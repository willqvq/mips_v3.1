==> flow/design.v <==
`timescale 1ns / 1ps
module clkdiv(
    input   logic clk,
    output  logic clk380,
    output  logic clk48,
    output  logic clk1_6,
    output  logic clk0_4
);
    logic [27:0]q;
    initial q = 28'b0;
    always@(posedge clk)
         q<=q+1;
    assign clk380=q[17];
    assign clk48=q[20];
    assign clk1_6=q[24]; 
    assign clk0_4=q[26];         
endmodule
* Step by step through the tools: clkdiv
Tool output for the design above, in the order of the flow.
Lines are those of the file above, counted from 1.
Operators carry their Yosys type and port widths (W data, S select, Z words).
Cell names lack the library's common part.
The mark -- stands for no value.
- Top module :: clkdiv
- Clock input :: clk
- Standard-cell library :: sky130hd
- Corner :: tt_025C_1v80

* After elaboration
Source: Yosys, flattened and elaborated, memories not mapped. Widths are those after wreduce; folded enables and synchronous resets count as part of the registers. Registers that Yosys merges into a memory's read port (data or address) are not register bits. Print and check cells do not count. Equal cells are merged and count once.
- $add $sub $neg :: 1
** Operator list (count)
- $add A28 B1 Y28 const B :: 1
- Flip-flop bits (word level) :: 28
- Output and inout bits :: 4
- Cells after elaboration :: 2
- Input bits :: 1

* Longest topological paths
Longest topological path by Yosys (ltp), each cell counted once; first at word level (registers and memories cut), then after technology mapping (sequential cells cut; the memories' decode and read muxes count).
- Depth after elaboration :: 1
- ABC_AREA :: 0
- Depth in mapped cells :: 5

* Synthesis result
Source: synth_stat.txt of the flow (Yosys; design flattened, memories mapped). It holds for the ABC_AREA given above (unset counts as 0); a run with the other value may have another netlist.
** Cells by type
- dfxtp_1 :: count 27, area in all 540.518 um^2
- xnor2_1 :: count 16, area in all 140.134 um^2
- xor2_1 :: count 9, area in all 78.826 um^2
- nand3_1 :: count 14, area in all 70.067 um^2
- nor4_4 :: count 2, area in all 42.541 um^2
- and3_2 :: count 3, area in all 22.522 um^2
- nand4_4 :: count 1, area in all 21.27 um^2
- and4_2 :: count 2, area in all 20.019 um^2
- nor3_1 :: count 4, area in all 20.019 um^2
- and3_1 :: count 3, area in all 18.768 um^2
- nand4_1 :: count 3, area in all 18.768 um^2
- and4_1 :: count 2, area in all 17.517 um^2
- nand3_4 :: count 1, area in all 17.517 um^2
- inv_1 :: count 4, area in all 15.014 um^2
- ha_1 :: count 1, area in all 12.512 um^2
- nor4_2 :: count 1, area in all 12.512 um^2
- and4_4 :: count 1, area in all 11.261 um^2
- buf_6 :: count 1, area in all 11.261 um^2
Not listed: further types 3, cells in them 6.
- Sequential part of the area :: 0.0005405 mm^2
- Buffers :: 1
- Cells in the netlist :: 101
- Mapped area :: 0.0011161 mm^2
- Flip-flops :: 27

* Worst setup path after synthesis
Path of least setup slack by OpenSTA after synthesis, without wires, with an ideal clock, recovery checks aside; 20% of the period is set as input and as output delay. Where synthesis merged equal registers, the netlist keeps one of their names.
- Kind :: flip-flop to flip-flop
- Start point :: register q[0]
- End point :: register q[18]
- Stages :: 6
- Path delay :: 1.417 ns
- Library setup time :: 0.118 ns
- Arrival time :: 1.299 ns
- Setup slack :: 0.192 ns
- Time at the first pin :: 0.000 ns
- Clock period :: 1.61 ns
- Required time :: 1.492 ns
- Buffers on the path :: 0
- Synthesis period reached :: 1.418 ns
"path delay" = arrival - input delay + setup time.
"stages" counts driving pins, that of a launching flip-flop among them; a cell with two outputs on the path counts twice.
"synthesis period reached" = period - worst setup slack (recovery checks aside). The figure is calculated, with input and output delays left at 20% of the set period.
The rows between start and end are the longest chain of elaborated cells between them; the timing report does not say that the signal goes this way. Where chains are equally long, one stands for them.
A line is the first line of the expression or statement that the cell stems from. Yosys adds cells for indexed reads and writes and turns some case tables into memories.
- Path through :: dfxtp_1 > ha_1 > and4_1 > and4_2 > nand3_1 > xnor2_1
- Cells in the longest elaborated chain :: 1
- Elaborated cells between the ends (all ways) :: 1
- RTL lines with such cells :: 1
- Classes of those cells :: add/sub: 1
** RTL lines, path post-synthesis
- from (decl) :: line 9 : logic [27:0]q;
- from (assign) :: line 12 : q<=q+1;
- $add A28 B1 Y28 :: line 12
- to (assign) :: line 12
- to (decl) :: line 9

* Timing after layout
Path of least setup slack in the final report of flow run 1 (OpenROAD, finished layout, wires in). Where an end is a register, its clock arrival counts in the times.
- Kind :: flip-flop to output port
- Start point :: register q[20]
- End point :: output port clk48
- Time at the first pin :: 0.33 ns
- Output delay :: 0.34 ns
- Required time :: 1.38 ns
- Setup slack :: 0.07 ns
- Stages :: 2
- Clock period :: 1.72 ns
- Arrival time :: 1.30 ns
- Buffers on the path :: 1
- Path through :: dfxtp_1 > clkdlybuf4s50_1
- Cells in the longest elaborated chain :: 0
- Elaborated cells between the ends (all ways) :: 0
- RTL lines with such cells :: 0
** RTL lines, path after layout
- from (decl) :: line 9 : logic [27:0]q;
- from (assign) :: line 12 : q<=q+1;
- to (decl) :: line 5 : output  logic clk48,

Design clkdiv on sky130hd. What follows are 2 stored runs of the flow, each under its own settings; their order means nothing. The constraints put input and output delay at 20% of the set period each and load the outputs with 0.01 pF.
"reached clock period" means the clock period less the worst setup slack. The figure is calculated, with input and output delays left at 20% of the set period.
"time on the worst setup path": the worst setup path's part of the clock period (all of it between registers, 20% less for each end at a port) less its slack. A launch clock that arrives late makes it longer, a capture clock that arrives late makes it shorter.
"overall power": no workload was simulated; the value follows from the tool's default switching activity.

** Flow run 1
- Settings :: period_ns=1.72; CAP_MARGIN=20; CORE_MARGIN=2; CORE_UTILIZATION=40; SLEW_MARGIN=20
- Setup slack of the critical path :: 0.072 ns
- Area of the standard cells in the finished layout :: 0.0012149 mm^2
- Post-synthesis cell area :: 0.0011161 mm^2
- Post-route worst hold slack :: 0.438 ns
- Overall power :: 0.9004 mW
- Reached clock period :: 1.648 ns
- Time on the worst setup path :: 1.30 ns
- Type of the worst setup path :: flip-flop to output port
- Area inside the die boundary :: 0.0032285 mm^2
- Setup total negative slack :: 0.000 ns

** Flow run 2
- Settings :: period_ns=2.28; CORE_UTILIZATION=60; SETUP_SLACK_MARGIN=0.64; PLACE_DENSITY_LB_ADDON=0.17; CELL_PAD_IN_SITES_GLOBAL_PLACEMENT=1; ABC_AREA=1; GPL_TIMING_DRIVEN=0; CTS_CLUSTER_DIAMETER=73; CAP_MARGIN=20; CORE_MARGIN=2; SLEW_MARGIN=20
- Outcome :: no final report: placement broke off with FLW-0024
