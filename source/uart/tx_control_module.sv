==> flow/design.v <==
`timescale 1ns / 1ps
module bps_module(
    input    logic    clk, rst_n, count_sig,
    output   logic    bps_clk
);
logic [12:0] count_bps;
always@(posedge clk,negedge rst_n)
    if(!rst_n)
        count_bps <=13'd0;
    else if(count_bps ==13'd5207)
        count_bps <=13'd0;
    else if(count_sig)
        count_bps <= count_bps + 1'b1;
    else 
        count_bps <= 13'd0;
assign bps_clk = (count_bps == 13'd2604)?1'b1:1'b0;
endmodule
`timescale 1ns / 1ps
module tx_control_module(
    input   logic   clk, rst_n,
    input   logic   tx_sig,
    input   logic   [63:0] tx_data,
    output  logic   tx_pin_out,
    input   logic   [3:0] len
);
logic bps_clk;
logic [3:0]i;
logic [3:0]cnt;
logic count_sig;
initial i <= 4'd0;
initial cnt <= 4'd0;
always@(posedge clk,negedge rst_n)
if(!rst_n)
    begin
        i <= 4'd0;
        tx_pin_out <= 1'b1;
        count_sig <= 1'b0;
    end
else 
    case(i)
        4'd0:if(tx_sig|cnt) begin
            i <= i + 1'b1;
            count_sig <= 1'b1; 
            if(tx_sig)
                cnt <= len;
        end
        4'd1:if(bps_clk) begin i <= i + 1'b1;tx_pin_out <= 1'b0;end
        4'd2,4'd3,4'd4,4'd5,4'd6,4'd7,4'd8,4'd9:if(bps_clk) begin 
            i <= i + 1'b1;
            tx_pin_out <= tx_data[8*cnt+i-2-8];
        end
        4'd10,4'd11:if(bps_clk) begin i <= i + 1'b1;tx_pin_out <= 1'b1;end
        4'd12:if(bps_clk) begin 
            i <= 1'b0;
            count_sig <= 1'b0;
            cnt <= cnt-1;
        end 
    endcase
bps_module bps_module(clk,rst_n,count_sig,bps_clk);
endmodule
==> Step by step through the tools: tx_control_module <==
Tool output for the design above, in the order of the flow.
Lines are those of the file above, counted from 1.
{ "setup": {"design": "tx_control_module", "clock_port": "clk", "library": "sky130hd", "corner": "tt_025C_1v80"} }

==> Word-level counts <==
Yosys after proc, flatten, opt, wreduce and memory -nomap, before mapping. Memory bits, and registers merged into a memory's read port (data or address), are not among the register bits. Print and check cells are not counted. Equal cells are merged and count once.
{ "bits": {"regBits": 23, "input_bits": 71, "output_inout_bits": 1, "elab_cells": 63} }
{ "classes": {"n_addsub": 6, "eq_ne": 21, "shift": 1, "muxes": 17, "n_logic": 1, "n_reduce_logical": 12} }
{ "ops": {"columns": ["cell", "count"], "rows": [
  ["variable part select 64 x 10 -> 1 bit", 1],
  ["2-to-1 mux 13 bit", 2],
  ["2-to-1 mux 4 bit", 6],
  ["equality test 4 bit (second input constant)", 5],
  ["equality test 4 x 3 -> 1 bit (second input constant)", 4],
  ["adder 13 x 1 -> 13 bit (second input constant)", 1],
  ["equality test 13 x 12 -> 1 bit (second input constant)", 1],
  ["equality test 13 bit (second input constant)", 1],
  ["case mux 4 bit (select 3 bit)", 1],
  ["OR reduction 11 bit", 1],
  ["!= test 2 x 1 -> 1 bit (second input constant)", 5],
  ["subtractor 9 x 5 -> 10 bit (second input constant)", 1],
  ["subtractor 8 x 2 -> 9 bit (second input constant)", 1],
  ["equality test 4 x 2 -> 1 bit (second input constant)", 2],
  ["AND reduction 4 bit", 2],
  ["adder 7 x 4 -> 8 bit", 1],
  ["OR reduction 8 bit", 1],
  ["case mux 4 bit (select 2 bit)", 1],
  ["AND reduction 5 bit", 1],
  ["nonzero test 5 bit", 1],
  ["2-to-1 mux 1 bit", 5],
  ["bitwise OR 1 x 4 -> 4 bit", 1],
  ["!= test 2 bit (second input constant)", 2],
  ["adder 4 x 1 -> 4 bit (second input constant)", 1],
  ["subtractor 4 x 1 -> 4 bit (second input constant)", 1],
  ["equality test 4 x 1 -> 1 bit (second input constant)", 1],
  ["zero test 4 bit", 1],
  ["nonzero test 4 bit", 1]
]} }
Not listed: further kinds 6, cells in them 6.

==> Logic depth <==
Depth = most cells in a row (Yosys ltp): at word level without a register or memory, in the mapped netlist without a sequential cell, where the memories' decode and read muxes count.
{ "logic_depth": {"depth_word": 6, "abc_area": 0, "ltp_mapped": 12, "mapped_depth_nobuf": 10} }

==> Synthesis result <==
The flow's flattened synthesis, as Yosys stat reports it; memories are mapped. The netlist is that of the ABC_AREA named above (0 if unset); the other value can give another one.
{ "by_type": {"columns": ["cell", "count", "area_total_um2"], "rows": [
  ["sky130_fd_sc_hd__dfrtp_1", 18, 450.432],
  ["sky130_fd_sc_hd__mux4_2", 11, 247.738],
  ["sky130_fd_sc_hd__ha_1", 17, 212.704],
  ["sky130_fd_sc_hd__edfxtp_1", 4, 120.115],
  ["sky130_fd_sc_hd__nand2_1", 25, 93.84],
  ["sky130_fd_sc_hd__xor2_1", 10, 87.584],
  ["sky130_fd_sc_hd__nor2_1", 23, 86.333],
  ["sky130_fd_sc_hd__mux2i_1", 7, 70.067],
  ["sky130_fd_sc_hd__nand3_1", 13, 65.062],
  ["sky130_fd_sc_hd__xnor2_1", 7, 61.309],
  ["sky130_fd_sc_hd__and3_1", 9, 56.304],
  ["sky130_fd_sc_hd__inv_1", 13, 48.797],
  ["sky130_fd_sc_hd__a21oi_1", 9, 45.043],
  ["sky130_fd_sc_hd__o21ai_0", 9, 45.043],
  ["sky130_fd_sc_hd__dfstp_2", 1, 26.275],
  ["sky130_fd_sc_hd__mux4_1", 1, 26.275],
  ["sky130_fd_sc_hd__nor2b_1", 4, 25.024],
  ["sky130_fd_sc_hd__o21ai_1", 5, 25.024]
]} }
Other cell types: 37; their cells: 58.
{ "synth_totals": {"cells": 244, "mapped_area_um2": 2263.4, "seqArea_um2": 596.8, "ff_cells": 23, "buffers": 11} }
The figures by module come from a second, unflattened synthesis with its own total; it is not the netlist above.
{ "unflattened": {"cells_unflattened": 242, "hier_area_um2": 2299.7} }
Rows give one instance, submodules left out.
{ "by_module": {"columns": ["module", "n_inst", "n_cells", "area_um2", "mod_seq_area_um2"], "rows": [
  ["tx_control_module", 1, 167, 1566.5, 271.5],
  ["bps_module", 1, 75, 733.2, 325.3]
]} }

==> Path before layout <==
Source: OpenSTA report_checks on the synthesized netlist (no wires, ideal clock, input and output delay 20% of the period each), path of least setup slack; recovery checks are left aside. Register names are those of the netlist, which keeps one name where synthesis merged equal registers.
{ "synth_path": {"path_kind": "reg2reg", "from": "register i[3]", "to": "register tx_pin_out", "clock_period_ns": 2.98, "setup_time_ns": 0.091, "t_first_pin_ns": 0.000, "t_arrival_ns": 2.457, "required_time_ns": 2.889, "slack_ns": 0.432, "path_delay_ns": 2.548, "path_stages": 13, "path_buffers": 2, "synth_period_reached_ns": 2.548} }
"path_delay_ns" is the arrival time less input delay plus setup time.
"path_stages" counts driving pins, that of a launching flip-flop among them; a cell with two outputs on the path counts twice.
"synth_period_reached_ns" = period - worst setup slack (recovery checks aside). The figure is calculated, with input and output delays left at 20% of the set period.
Between the ends stands the longest chain of elaborated cells between them, by number of cells; it is not shown to be the way that was timed. Of several equally long chains one is given.
A line is the first line of the expression or statement that the cell stems from. Yosys adds cells for indexed reads and writes and turns some case tables into memories.
At most two assigning lines are given for a register; there are more.
{ "synth_between": {"path_cell_list": "sky130_fd_sc_hd__dfrtp_1 > sky130_fd_sc_hd__clkbuf_1 > sky130_fd_sc_hd__inv_1 > sky130_fd_sc_hd__ha_1 > sky130_fd_sc_hd__inv_1 > sky130_fd_sc_hd__fa_1 > sky130_fd_sc_hd__clkbuf_1 > sky130_fd_sc_hd__nand2_1 > sky130_fd_sc_hd__o31a_1 > sky130_fd_sc_hd__o2111a_1 > sky130_fd_sc_hd__o31ai_1 > sky130_fd_sc_hd__a21oi_1 > sky130_fd_sc_hd__o31ai_1", "elab_chain_len": 6, "cone_cells": 24, "lines_between": 3, "cone_classes": "add/sub (3); eq/ne (14); shift (1); mux (2); reduce/logical (4)"} }
{ "synth_rtl": {"columns": ["element", "line_no", "source"], "rows": [
  ["from (decl)", 27, "logic [3:0]i;"],
  ["from (assign)", 42, "i <= i + 1'b1;"],
  ["from (assign)", 49, "i <= i + 1'b1;"],
  ["adder 7 x 4 -> 8 bit", 50, "tx_pin_out <= tx_data[8*cnt+i-2-8];"],
  ["subtractor 8 x 2 -> 9 bit", 50, null],
  ["subtractor 9 x 5 -> 10 bit", 50, null],
  ["variable part select 64 x 10 -> 1 bit", 50, null],
  ["2-to-1 mux 1 bit", 48, "4'd2,4'd3,4'd4,4'd5,4'd6,4'd7,4'd8,4'd9:if(bps_clk) begin"],
  ["case mux 1 bit (select 3 bit)", 40, "case(i)"],
  ["to (assign)", 36, "tx_pin_out <= 1'b1;"],
  ["to (assign)", 50, null],
  ["to (decl)", 23, "output  logic   tx_pin_out,"]
]} }

Stored flow runs of tx_control_module (2 of them; Yosys, OpenROAD, sky130hd). They differ in their settings and are not a sequence. Constraints: input delay and output delay 20% of the set period each, output load 0.01 pF.

==> run 1: settings <==
{ "period_ns": 2.05, "CORE_UTILIZATION": 57, "SETUP_SLACK_MARGIN": 0.61, "PLACE_DENSITY": 0.45, "CELL_PAD_IN_SITES_GLOBAL_PLACEMENT": 0, "GPL_TIMING_DRIVEN": 1, "GPL_ROUTABILITY_DRIVEN": 1, "CTS_CLUSTER_SIZE": 79, "CAP_MARGIN": 15, "MIN_ROUTING_LAYER": "met2", "MAX_ROUTING_LAYER": "met4", "CORE_MARGIN": 2, "SLEW_MARGIN": 20 }
==> run 1: results <==
did not finish, clock tree synthesis stopped with DPL-0033

==> run 2: settings <==
{ "period_ns": 5.01, "CORE_UTILIZATION": 43, "SETUP_SLACK_MARGIN": 0.44, "PLACE_DENSITY": 0.77, "CORE_ASPECT_RATIO": 0.55, "CORE_MARGIN": 2, "CELL_PAD_IN_SITES_DETAIL_PLACEMENT": 2, "CTS_CLUSTER_SIZE": 90, "CTS_CLUSTER_DIAMETER": 148, "CAP_MARGIN": 30, "SLEW_MARGIN": 0, "MIN_ROUTING_LAYER": "met2" }
==> run 2: results <==
did not finish, placement stopped with DPL-0033
